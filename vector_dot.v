==> flow/design.v <==
module floating_add_sub(
		input [31:0] dataa,			
        input [31:0] datab,			
        output [31:0] result);
wire [7:0] big_exp;
wire [7:0] small_exp;
wire [23:0] big_mant;
wire [23:0] small_mant;
wire [7:0] exp_diff_abs;
wire [8:0] exp_diff_with_carry;
wire [24:0]final_tmp;
wire [24:0]add_tmp;
wire [24:0]sub_tmp;
wire operation;
wire is_big_mant_large;
wire is_both_mant_equal;
wire output_sign;
wire [7:0]new_exp;
wire [24:0]new_mantisa;
assign exp_diff_with_carry = dataa[30:23] - datab[30:23];
assign exp_diff_abs = (exp_diff_with_carry[8] == 1'b1)? ~exp_diff_with_carry+ 1'b1: exp_diff_with_carry;
assign {big_exp, big_mant} = (exp_diff_with_carry[8] == 0)? 
                                {dataa[30:23], 1'b1, dataa[22:0]}: 
                                {datab[30:23], ({1'b1,dataa[22:0]} >> exp_diff_abs)};
assign {small_exp, small_mant} = (exp_diff_with_carry[8] == 0)? 
                                {dataa[30:23], ({1'b1,datab[22:0]} >> exp_diff_abs)} : 
                                {datab[30:23], 1'b1, datab[22:0]};
assign operation = dataa[31] ^ datab[31];
assign is_big_mant_large = big_mant > small_mant;
assign is_both_mant_equal = (big_mant == small_mant)? 1'b1 :1'b0;
assign add_tmp = !operation? {1'b0,big_mant} + {1'b0,small_mant} : 24'b0; 
assign sub_tmp = operation? is_big_mant_large? {1'b0,big_mant} - {1'b0,small_mant} : {1'b0,small_mant} - {1'b0,big_mant}: 24'b0;
assign final_tmp = add_tmp + sub_tmp;
assign output_sign = (is_both_mant_equal & operation)? 1'b0:
                     (dataa[31] & datab[31]) | (dataa[31] & is_big_mant_large) | (!dataa[31] & datab[31] & !is_big_mant_large); 
highbit_pos m1(big_exp, final_tmp, new_exp, new_mantisa);
assign result = (big_exp == 8'b11111111)? 32'b0:{output_sign, new_exp, new_mantisa[22:0]};
endmodule
module highbit_pos(input [7:0]old_exp, input [0:24]old_mantisa, output reg [7:0]new_exp, output reg [24:0]new_mantisa);
always @(old_mantisa)
begin
casex (old_mantisa)
    25'b0000000000000000000000000 : begin 
                                        new_mantisa = old_mantisa; 
                                        new_exp = 8'b00000000;   
                                    end 
    25'b1xxxxxxxxxxxxxxxxxxxxxxxx : begin 
                                        if(old_exp == 8'b00000000)
                                        begin
                                            new_mantisa = old_mantisa; 
                                            new_exp = old_exp;
                                        end    
                                        else
                                        begin
                                            new_mantisa = old_mantisa >> 1; 
                                            new_exp = old_exp + 1; 
                                        end
                                    end 
    25'b01xxxxxxxxxxxxxxxxxxxxxxx :  begin 
                                        new_mantisa = old_mantisa >> 0; 
                                        new_exp = old_exp + 0; 
                                    end 
    25'b001xxxxxxxxxxxxxxxxxxxxxx :  begin 
                                        new_mantisa = old_mantisa << 1; 
                                        new_exp = old_exp - 1; 
                                    end 
    25'b0001xxxxxxxxxxxxxxxxxxxxx :  begin 
                                        new_mantisa = old_mantisa << 2; 
                                        new_exp = old_exp - 2; 
                                    end 
    25'b00001xxxxxxxxxxxxxxxxxxxx :  begin 
                                        new_mantisa = old_mantisa << 3; 
                                        new_exp = old_exp - 3; 
                                    end 
    25'b000001xxxxxxxxxxxxxxxxxxx :  begin 
                                        new_mantisa = old_mantisa << 4; 
                                        new_exp = old_exp - 4; 
                                    end 
    25'b0000001xxxxxxxxxxxxxxxxxx :  begin 
                                        new_mantisa = old_mantisa << 5; 
                                        new_exp = old_exp - 5; 
                                    end 
    25'b00000001xxxxxxxxxxxxxxxxx :  begin 
                                        new_mantisa = old_mantisa << 6; 
                                        new_exp = old_exp - 6; 
                                    end 
    25'b000000001xxxxxxxxxxxxxxxx :  begin 
                                        new_mantisa = old_mantisa << 7; 
                                        new_exp = old_exp - 7; 
                                    end 
    25'b0000000001xxxxxxxxxxxxxxx :  begin 
                                        new_mantisa = old_mantisa << 8; 
                                        new_exp = old_exp - 8; 
                                    end 
    25'b00000000001xxxxxxxxxxxxxx :  begin 
                                        new_mantisa = old_mantisa << 9; 
                                        new_exp = old_exp - 9; 
                                    end 
    25'b000000000001xxxxxxxxxxxxx :  begin 
                                        new_mantisa = old_mantisa << 10; 
                                        new_exp = old_exp - 10; 
                                    end 
    25'b0000000000001xxxxxxxxxxxx :  begin 
                                        new_mantisa = old_mantisa << 11; 
                                        new_exp = old_exp - 11; 
                                    end 
    25'b00000000000001xxxxxxxxxxx :  begin 
                                        new_mantisa = old_mantisa << 12; 
                                        new_exp = old_exp - 12; 
                                    end 
    25'b000000000000001xxxxxxxxxx :  begin 
                                        new_mantisa = old_mantisa << 13; 
                                        new_exp = old_exp - 13; 
                                    end 
    25'b0000000000000001xxxxxxxxx :  begin 
                                        new_mantisa = old_mantisa << 14; 
                                        new_exp = old_exp - 14; 
                                    end 
    25'b00000000000000001xxxxxxxx :  begin 
                                        new_mantisa = old_mantisa << 15; 
                                        new_exp = old_exp - 15; 
                                    end 
    25'b000000000000000001xxxxxxx :  begin 
                                        new_mantisa = old_mantisa << 16; 
                                        new_exp = old_exp - 16; 
                                    end 
    25'b0000000000000000001xxxxxx :  begin 
                                        new_mantisa = old_mantisa << 17; 
                                        new_exp = old_exp - 17; 
                                    end 
    25'b00000000000000000001xxxxx :  begin 
                                        new_mantisa = old_mantisa << 18; 
                                        new_exp = old_exp - 18; 
                                    end 
    25'b000000000000000000001xxxx :  begin 
                                        new_mantisa = old_mantisa << 19; 
                                        new_exp = old_exp - 19; 
                                    end 
    25'b0000000000000000000001xxx :  begin 
                                        new_mantisa = old_mantisa << 20; 
                                        new_exp = old_exp - 20; 
                                    end 
    25'b00000000000000000000001xx :  begin 
                                        new_mantisa = old_mantisa << 21; 
                                        new_exp = old_exp - 21; 
                                    end 
    25'b000000000000000000000001x :  begin 
                                        new_mantisa = old_mantisa << 22; 
                                        new_exp = old_exp - 22; 
                                    end 
    25'b0000000000000000000000001 :  begin 
                                        new_mantisa = old_mantisa << 23; 
                                        new_exp = old_exp - 23; 
                                    end 
endcase
end
endmodule
module floating_multiplier(input [31:0] ain, input [31:0] bin, output [31:0] result);
wire  productsign;      
wire [47:0] product;    
wire [48:0] norm_product;
wire [22:0] product_trimmed;
wire [8:0] final_exponent, exponentnormal;
wire over_exp; 
wire zero1; 
assign productsign = ain[31]^bin[31];  
assign product = {1'b1,ain[22:0]} * {1'b1,bin[22:0]};  
assign norm_product = ( product[47] == 1) ? product >> 1 : product;
assign product_trimmed = norm_product[45:23]; 
assign exponentnormal = ((ain[30:23] + bin[30:23])); 
assign final_exponent = (exponentnormal - (9'b001111111)) + {8'b0, product[47]}; 
assign over_exp = (&ain[30:23]) | (&bin[30:23]);
wire overflow; 
assign overflow = ((final_exponent[8] & !final_exponent[7]) & !zero1);
wire underflow; 
assign underflow = ((final_exponent[8] & final_exponent[7]) & !zero1) ? 1'b1 : 1'b0; 
assign zero1 = over_exp ? 1'b0 : (product_trimmed == 23'd0) ? 1'b1 : 1'b0;
assign result = (ain == 32'h0 || bin == 32'h0) ? 32'b0 : over_exp ? 32'b0 : zero1 ? {productsign, final_exponent[7:0], 23'b0} : overflow ? {productsign,8'b1,23'b0} : underflow ? {productsign,31'b0} :{productsign,final_exponent[7:0],product_trimmed};
endmodule
module vector_dot(
				clk,
				reset,
				address,
				writedata,
				write,
				read,
				readdata);
input clk;				 
input reset;			 
input [1:0]address;  	 
input [31:0] writedata;  
input write;			 
input read;				 
output reg [31:0] readdata;	 
reg [31:0] in_data[1:0];
reg [31:0] add_in_reg;	
reg [31:0] add_in_out_fb;
wire [31:0] mul_out;
wire [31:0] add_out;
floating_multiplier m1(in_data[0], in_data[1], mul_out);
floating_add_sub a1(add_in_reg, add_in_out_fb, add_out);
always @ (posedge clk)
begin
    if(reset == 1'b1)
    begin
        readdata <= 32'b0;
        {in_data[0], in_data[1]} <= {2{32'b0}};
        {add_in_reg, add_in_out_fb} <= {2{32'b0}};
    end    
    else
    begin    
        if (read == 1'b1 )
        begin
            readdata <= add_out;
            {in_data[0], in_data[1]} <= {2{32'b0}};
            {add_in_reg, add_in_out_fb} <= {2{32'b0}};
        end
        else if(write == 1'b1)
        begin
            in_data[address] <= writedata; 
            if (address == 0)  
                add_in_reg <= mul_out;  
            else if (address == 1)  
                add_in_out_fb <= add_out;                 
        end     
    end    
end	
endmodule
## Tool chain data of vector_dot

What the tools print for vector_dot, step after step.
Line numbers count from 1 in the design file above.
Operators carry their Yosys type and port widths (W data, S select, Z words).
Cell names lack the library's common part.
The mark n/a stands for no value.

- Top: vector_dot
- Clock port: clk
- Library: sky130hd
- Corner: tt_025C_1v80

## Word-level counts

Counts by Yosys on the flattened word-level netlist (proc, flatten, opt, wreduce; memories kept). Register bits leave out memories and registers merged into their read ports (data or address). Print and check cells are left out. Cells with the same type and inputs are merged into one.
Memory sizes are those after Yosys's memory passes, which may raise the word count (mostly to a power of two), join words into wider ones and drop unused or constant bits.

- Latch bits: 0
- Bits in writable memories: 64
- Cells after elaboration: 141
- Memories: 1
- Bits in read-only memories: 0
- Output and inout port bits: 32
- Bits of input ports: 38
- Flip-flop bits (word level): 96

Memory list:

| memory | words | width | line | source |
|---|---|---|---|---|
| in_data | 2 | 32 | 195 | `reg [31:0] in_data[1:0];` |

- Add/sub/neg operators: 33
- Bitwise operators: 16
- Mux-type cells: 39
- Eq/ne operators: 27
- $lt $le $gt $ge: 1
- Multiply operators: 1
- Divide/modulo/power cells: 0
- Shift operators: 2
- Reduce/logical cells: 18

Operator list:

| kind | number |
|---|---|
| $mul A24 B24 Y48 | 1 |
| $pmux W23 S25 | 1 |
| $mux W32 | 10 |
| $pmux W8 S26 | 1 |
| $mux W31 | 3 |
| $mux W25 | 3 |
| $logic_not A32 Y1 | 2 |
| $reduce_or A64 Y1 | 1 |
| $sub A8 B4 Y8 const B | 8 |
| $sub A8 B5 Y8 const B | 8 |
| $mux W64 | 1 |
| $sub A24 B24 Y25 | 2 |
| $shr A24 B8 Y24 | 2 |
| $mux W46 | 1 |
| $sub A8 B3 Y8 const B | 4 |
| $add A24 B24 Y25 | 1 |
| $eq A25 B1 Y1 const B | 1 |
| $add A25 B25 Y25 | 1 |
| $logic_not A25 Y1 | 1 |
| $eq A24 B1 Y1 const B | 1 |
| $gt A24 B24 Y1 | 1 |
| $eq A24 B24 Y1 | 1 |
| $mux W24 | 1 |
| $eq A23 B1 Y1 const B | 1 |
| $logic_not A23 Y1 | 1 |
| $mux W23 | 1 |
| $eq A22 B1 Y1 const B | 1 |
| $eq A21 B1 Y1 const B | 1 |

Not listed: further kinds 42, cells in them 76.

## Logic depth

Yosys ltp: most cells in a row. Word level: on the elaborated netlist, between registers, memories and ports. Mapped: between sequential cells and ports; inverters and the memories' decode and read muxes count.

- Word-level depth: 14
- ABC_AREA: 0
- Mapped depth: 55
- Depth with buffers taken out: 49

## After synthesis

Source: synth_stat.txt of the flow (Yosys; design flattened, memories mapped). It holds for the ABC_AREA given above (unset counts as 0); a run with the other value may have another netlist.

- Buffers: 270
- Sequential part of the area: 0.0038437 sq mm
- Cell count: 4418
- Cell area after synthesis: 0.0360521 sq mm
- Mapped flip-flops: 160

Cell types:

| cell type | number | total area (sq um) |
|---|---|---|
| fa_1 | 489 | 9.79E+03 |
| ha_1 | 281 | 3.52E+03 |
| inv_1 | 646 | 2.42E+03 |
| nand2_1 | 596 | 2.24E+03 |
| dfxtp_1 | 96 | 1.92E+03 |
| edfxtp_1 | 64 | 1.92E+03 |
| and2_1 | 297 | 1.86E+03 |
| mux2i_1 | 88 | 880.845 |
| clkbuf_1 | 230 | 863.328 |
| nor2_1 | 209 | 784.502 |
| a21oi_1 | 153 | 765.734 |
| o21ai_0 | 135 | 675.648 |
| xnor2_1 | 50 | 437.92 |
| nand3_1 | 86 | 430.413 |
| a21o_1 | 54 | 405.389 |
| nor3_1 | 80 | 400.384 |
| o22ai_1 | 53 | 331.568 |
| nor4_1 | 45 | 281.52 |

Other cell types: 97; their cells: 766.
The figures by module come from a second, unflattened synthesis with its own total; it is not the netlist above.

- Cells (unflattened synthesis): 4638
- Area (unflattened synthesis): 0.0377274 sq mm

Each row is one instance without its submodules.

By module:

| module | cells | times used | area (sq mm) | sequential area (sq mm) |
|---|---|---|---|---|
| floating_multiplier | 2345 | 1 | 0.0198178 | 0 |
| floating_add_sub | 1163 | 1 | 0.0074659 | 0 |
| vector_dot | 535 | 1 | 0.0066789 | 0.0038437 |
| highbit_pos | 595 | 1 | 0.0037649 | 0 |

## Path before layout

OpenSTA on the mapped netlist: ideal clock, no wires. The path of least setup slack (recovery checks aside). Input and output delay are each 20% of the period. Register names are those of the netlist, which keeps one name where synthesis merged equal registers.

- Path kind: flip-flop to flip-flop
- Start: reg add_in_reg[23]
- End: reg add_in_out_fb[30]
- Setup time: 0.128 ns
- Path buffers: 9
- Setup slack: 1.724 ns
- Arrival: 10.549 ns
- Driving pins on the path: 51
- Delay of the path: 10.677 ns
- Time at the first pin: 0.000 ns
- Clock period: 12.4 ns
- Required time: 12.272 ns
- Period reached after synthesis: 10.676 ns

"delay of the path" is the arrival time less input delay plus setup time.
"driving pins on the path": output pins that drive a net of the path, with the launching flip-flop's if there is one; two outputs of one cell count as two.
"period reached after synthesis" is the clock period less the worst setup slack; recovery checks do not enter. This is arithmetic on one report: input and output delays are still those of the set period (20% each).
Between the ends stands the longest chain of elaborated cells between them, by number of cells; it is not shown to be the way that was timed. Of several equally long chains one is given.
A line is the first line of the expression or statement that the cell stems from. Yosys adds cells for indexed reads and writes and turns some case tables into memories.

- Path through: dfxtp_1 -> inv_1 -> ha_1 -> inv_1 -> fa_1 -> a211oi_2 -> o21bai_4 -> a21oi_1 -> buf_4 -> buf_1 -> clkbuf_1 -> clkbuf_1 -> mux2i_1 -> mux2i_1 -> mux2i_1 -> o22ai_1 -> a32oi_1 -> o22a_1 -> [15 not listed] -> xnor2_1 -> nand4_1 -> a311oi_1 -> nand2_1 -> clkbuf_1 -> nor3_1 -> clkbuf_1 -> nor4_1 -> ha_1 -> a21o_1 -> a21o_1 -> a21o_1 -> a21o_1 -> nor2_1 -> xnor2_1 -> nor2_1 -> a211oi_1 -> o21ai_0
- Length of the longest elaborated chain: 13
- Elaborated cells on any way between the ends: 70
- Source lines of those cells: 37
- Classes of those cells: add/sub: 30; compare: 1; eq/ne: 25; shift: 2; mux: 9; logic: 1; reduce/logical: 2

RTL lines, path post-synthesis:

| item | line | source |
|---|---|---|
| from (decl) | 196 | `reg [31:0] add_in_reg;` |
| from (assign) | 222 | `add_in_reg <= mul_out;` |
| $sub A8 B8 Y9 | 20 | `assign exp_diff_with_carry = dataa[30:23] - datab[30:23];` |
| $not A8 Y8 | 21 | `assign exp_diff_abs = (exp_diff_with_carry[8] == 1'b1)? ~exp_diff_with_carry+ 1'b1: exp_diff_with_carry;` |
| $add A8 B1 Y8 | 21 |  |
| $mux W8 | 21 |  |
| $shr A24 B8 Y24 | 26 | `{dataa[30:23], ({1'b1,datab[22:0]} >> exp_diff_abs)} :` |
| $mux W24 | 25 | `assign {small_exp, small_mant} = (exp_diff_with_carry[8] == 0)?` |
| $sub A24 B24 Y25 | 32 | `assign sub_tmp = operation? is_big_mant_large? {1'b0,big_mant} - {1'b0,small_mant} : {1'b0,small_mant} - {1'b0 ...` |
| $mux W25 x2 | 32 |  |
| $add A25 B25 Y25 | 33 | `assign final_tmp = add_tmp + sub_tmp;` |
| $eq A25 B1 Y1 | 42 | `casex (old_mantisa)` |
| $pmux W8 S26 | 42 |  |
| $mux W32 | 37 | `assign result = (big_exp == 8'b11111111)? 32'b0:{output_sign, new_exp, new_mantisa[22:0]};` |
| to (assign) | 224 | `add_in_out_fb <= add_out;` |
| to (decl) | 197 | `reg [31:0] add_in_out_fb;` |

## Path in the finished layout

From the final timing report of run 1: the path of least setup slack in the routed layout; clock arrival at registers is part of the times.

- Path kind: flip-flop to flip-flop
- Start: reg add_in_reg[23]
- End: reg readdata[30]
- Path buffers: 6
- Time at the first pin: 0.48 ns
- Clock period: 8.43 ns
- Setup time: 0.11 ns
- Setup slack: -0.74 ns
- Required time: 8.80 ns
- Arrival: 9.55 ns
- Driving pins on the path: 52

Between the ends stands the longest chain of elaborated cells between them, by number of cells; it is not shown to be the way that was timed. Of several equally long chains one is given.

- Path through: dfxtp_2 -> inv_2 -> ha_4 -> inv_2 -> fa_2 -> a211oi_4 -> o21bai_4 -> a21oi_4 -> buf_6 -> buf_12 -> mux2i_4 -> mux2i_2 -> nor2_2 -> a31oi_2 -> o211ai_1 -> nor2_1 -> a31oi_2 -> o22ai_2 -> [16 not listed] -> o211a_4 -> xnor2_4 -> nand4_1 -> a311oi_4 -> nand2_1 -> buf_6 -> nor4_4 -> nor4_4 -> ha_1 -> a21o_1 -> a21o_1 -> a21o_1 -> a21o_1 -> nor2_2 -> xnor2_1 -> nor2_1 -> a211oi_2 -> o21ai_1
- Length of the longest elaborated chain: 13
- Elaborated cells on any way between the ends: 70
- Source lines of those cells: 37
- Classes of those cells: add/sub: 30; compare: 1; eq/ne: 25; shift: 2; mux: 9; logic: 1; reduce/logical: 2

RTL lines, path post-layout:

| item | line | source |
|---|---|---|
| from (decl) | 196 | `reg [31:0] add_in_reg;` |
| from (assign) | 222 | `add_in_reg <= mul_out;` |
| $sub A8 B8 Y9 | 20 | `assign exp_diff_with_carry = dataa[30:23] - datab[30:23];` |
| $not A8 Y8 | 21 | `assign exp_diff_abs = (exp_diff_with_carry[8] == 1'b1)? ~exp_diff_with_carry+ 1'b1: exp_diff_with_carry;` |
| $add A8 B1 Y8 | 21 |  |
| $mux W8 | 21 |  |
| $shr A24 B8 Y24 | 26 | `{dataa[30:23], ({1'b1,datab[22:0]} >> exp_diff_abs)} :` |
| $mux W24 | 25 | `assign {small_exp, small_mant} = (exp_diff_with_carry[8] == 0)?` |
| $sub A24 B24 Y25 | 32 | `assign sub_tmp = operation? is_big_mant_large? {1'b0,big_mant} - {1'b0,small_mant} : {1'b0,small_mant} - {1'b0 ...` |
| $mux W25 x2 | 32 |  |
| $add A25 B25 Y25 | 33 | `assign final_tmp = add_tmp + sub_tmp;` |
| $eq A25 B1 Y1 | 42 | `casex (old_mantisa)` |
| $pmux W8 S26 | 42 |  |
| $mux W32 | 37 | `assign result = (big_exp == 8'b11111111)? 32'b0:{output_sign, new_exp, new_mantisa[22:0]};` |
| to (assign) | 206 | `readdata <= 32'b0;` |
| to (assign) | 214 | `readdata <= add_out;` |
| to (decl) | 194 | `output reg [31:0] readdata;` |

# Flow runs of vector_dot

Design vector_dot on sky130hd. What follows are 2 stored runs of the flow, each under its own settings; their order means nothing. The constraints put input and output delay at 20% of the set period each and load the outputs with 0.01 pF.
"time of the worst setup path" means the part of the period allowed to the worst setup path (the constraints hold back 20% at inputs and 20% at outputs) less its slack; where the path has registers, the arrival times of their clocks count too.

### Run 1

==> flow/run.sh <==
#!/bin/bash
# the make line also repeats the synthesis and layout settings of config.mk as NAME=value (left out here)
make -C /OpenROAD-flow-scripts/flow DESIGN_CONFIG=/design/flow/config.mk WORK_HOME=/design/flow/orfs CLKGATE_MAP_FILE= finish
==> flow/config.mk <==
export PLATFORM = sky130hd
export DESIGN_NAME = vector_dot
export DESIGN_NICKNAME = vector_dot
export VERILOG_FILES = /design/flow/design.v
export SDC_FILE = /design/flow/constraint.sdc
export NUM_CORES = 4
export LEC_CHECK = 0
export CAP_MARGIN = 20
export CORE_MARGIN = 2
export CORE_UTILIZATION = 40
export SLEW_MARGIN = 20
==> flow/constraint.sdc <==
create_clock -name core_clock -period 8.43 [get_ports {clk}]
set_input_delay 1.6860 -clock core_clock [delete_from_list [all_inputs] [get_ports {clk}]]
set_output_delay 1.6860 -clock core_clock [all_outputs]
set_load 0.01 [all_outputs]

Results of run 1:
- Standard-cell area of the final layout: 0.050048 sq mm
- Time of the worst setup path: 9.17 ns
- Critical path type: flip-flop to flip-flop
- Utilization after routing: 55.9%
- Worst hold slack in the final report: 0.483 ns
- Area of the synthesized netlist: 0.0360521 sq mm
- Die footprint: 0.0925468 sq mm
- Worst setup slack after layout: -0.744 ns
- Post-route setup TNS: -28.803 ns

### Run 2

==> flow/run.sh <==
#!/bin/bash
# the make line also repeats the synthesis and layout settings of config.mk as NAME=value (left out here)
make -C /OpenROAD-flow-scripts/flow DESIGN_CONFIG=/design/flow/config.mk WORK_HOME=/design/flow/orfs CLKGATE_MAP_FILE= finish
==> flow/config.mk <==
export PLATFORM = sky130hd
export DESIGN_NAME = vector_dot
export DESIGN_NICKNAME = vector_dot
export VERILOG_FILES = /design/flow/design.v
export SDC_FILE = /design/flow/constraint.sdc
export NUM_CORES = 4
export LEC_CHECK = 0
export CAP_MARGIN = 25
export CELL_PAD_IN_SITES_DETAIL_PLACEMENT = 2
export CORE_ASPECT_RATIO = 1.25
export CORE_MARGIN = 6
export CORE_UTILIZATION = 22
export GPL_ROUTABILITY_DRIVEN = 0
export GPL_TIMING_DRIVEN = 1
export MAX_ROUTING_LAYER = met5
export PLACE_DENSITY_LB_ADDON = 0.16
export SLEW_MARGIN = 20
export TNS_END_PERCENT = 90
==> flow/constraint.sdc <==
create_clock -name core_clock -period 8.33 [get_ports {clk}]
set_input_delay 1.6660 -clock core_clock [delete_from_list [all_inputs] [get_ports {clk}]]
set_output_delay 1.6660 -clock core_clock [all_outputs]
set_load 0.01 [all_outputs]

Results of run 2:
- Standard-cell area of the final layout: 0.0527894 sq mm
- Time of the worst setup path: 9.77 ns
- Critical path type: flip-flop to flip-flop
- Utilization after routing: 32.5%
- Worst hold slack in the final report: 0.472 ns
- Area of the synthesized netlist: 0.0360521 sq mm
- Die footprint: 0.173793 sq mm
- Worst setup slack after layout: -1.435 ns
- Post-route setup TNS: -78.545 ns
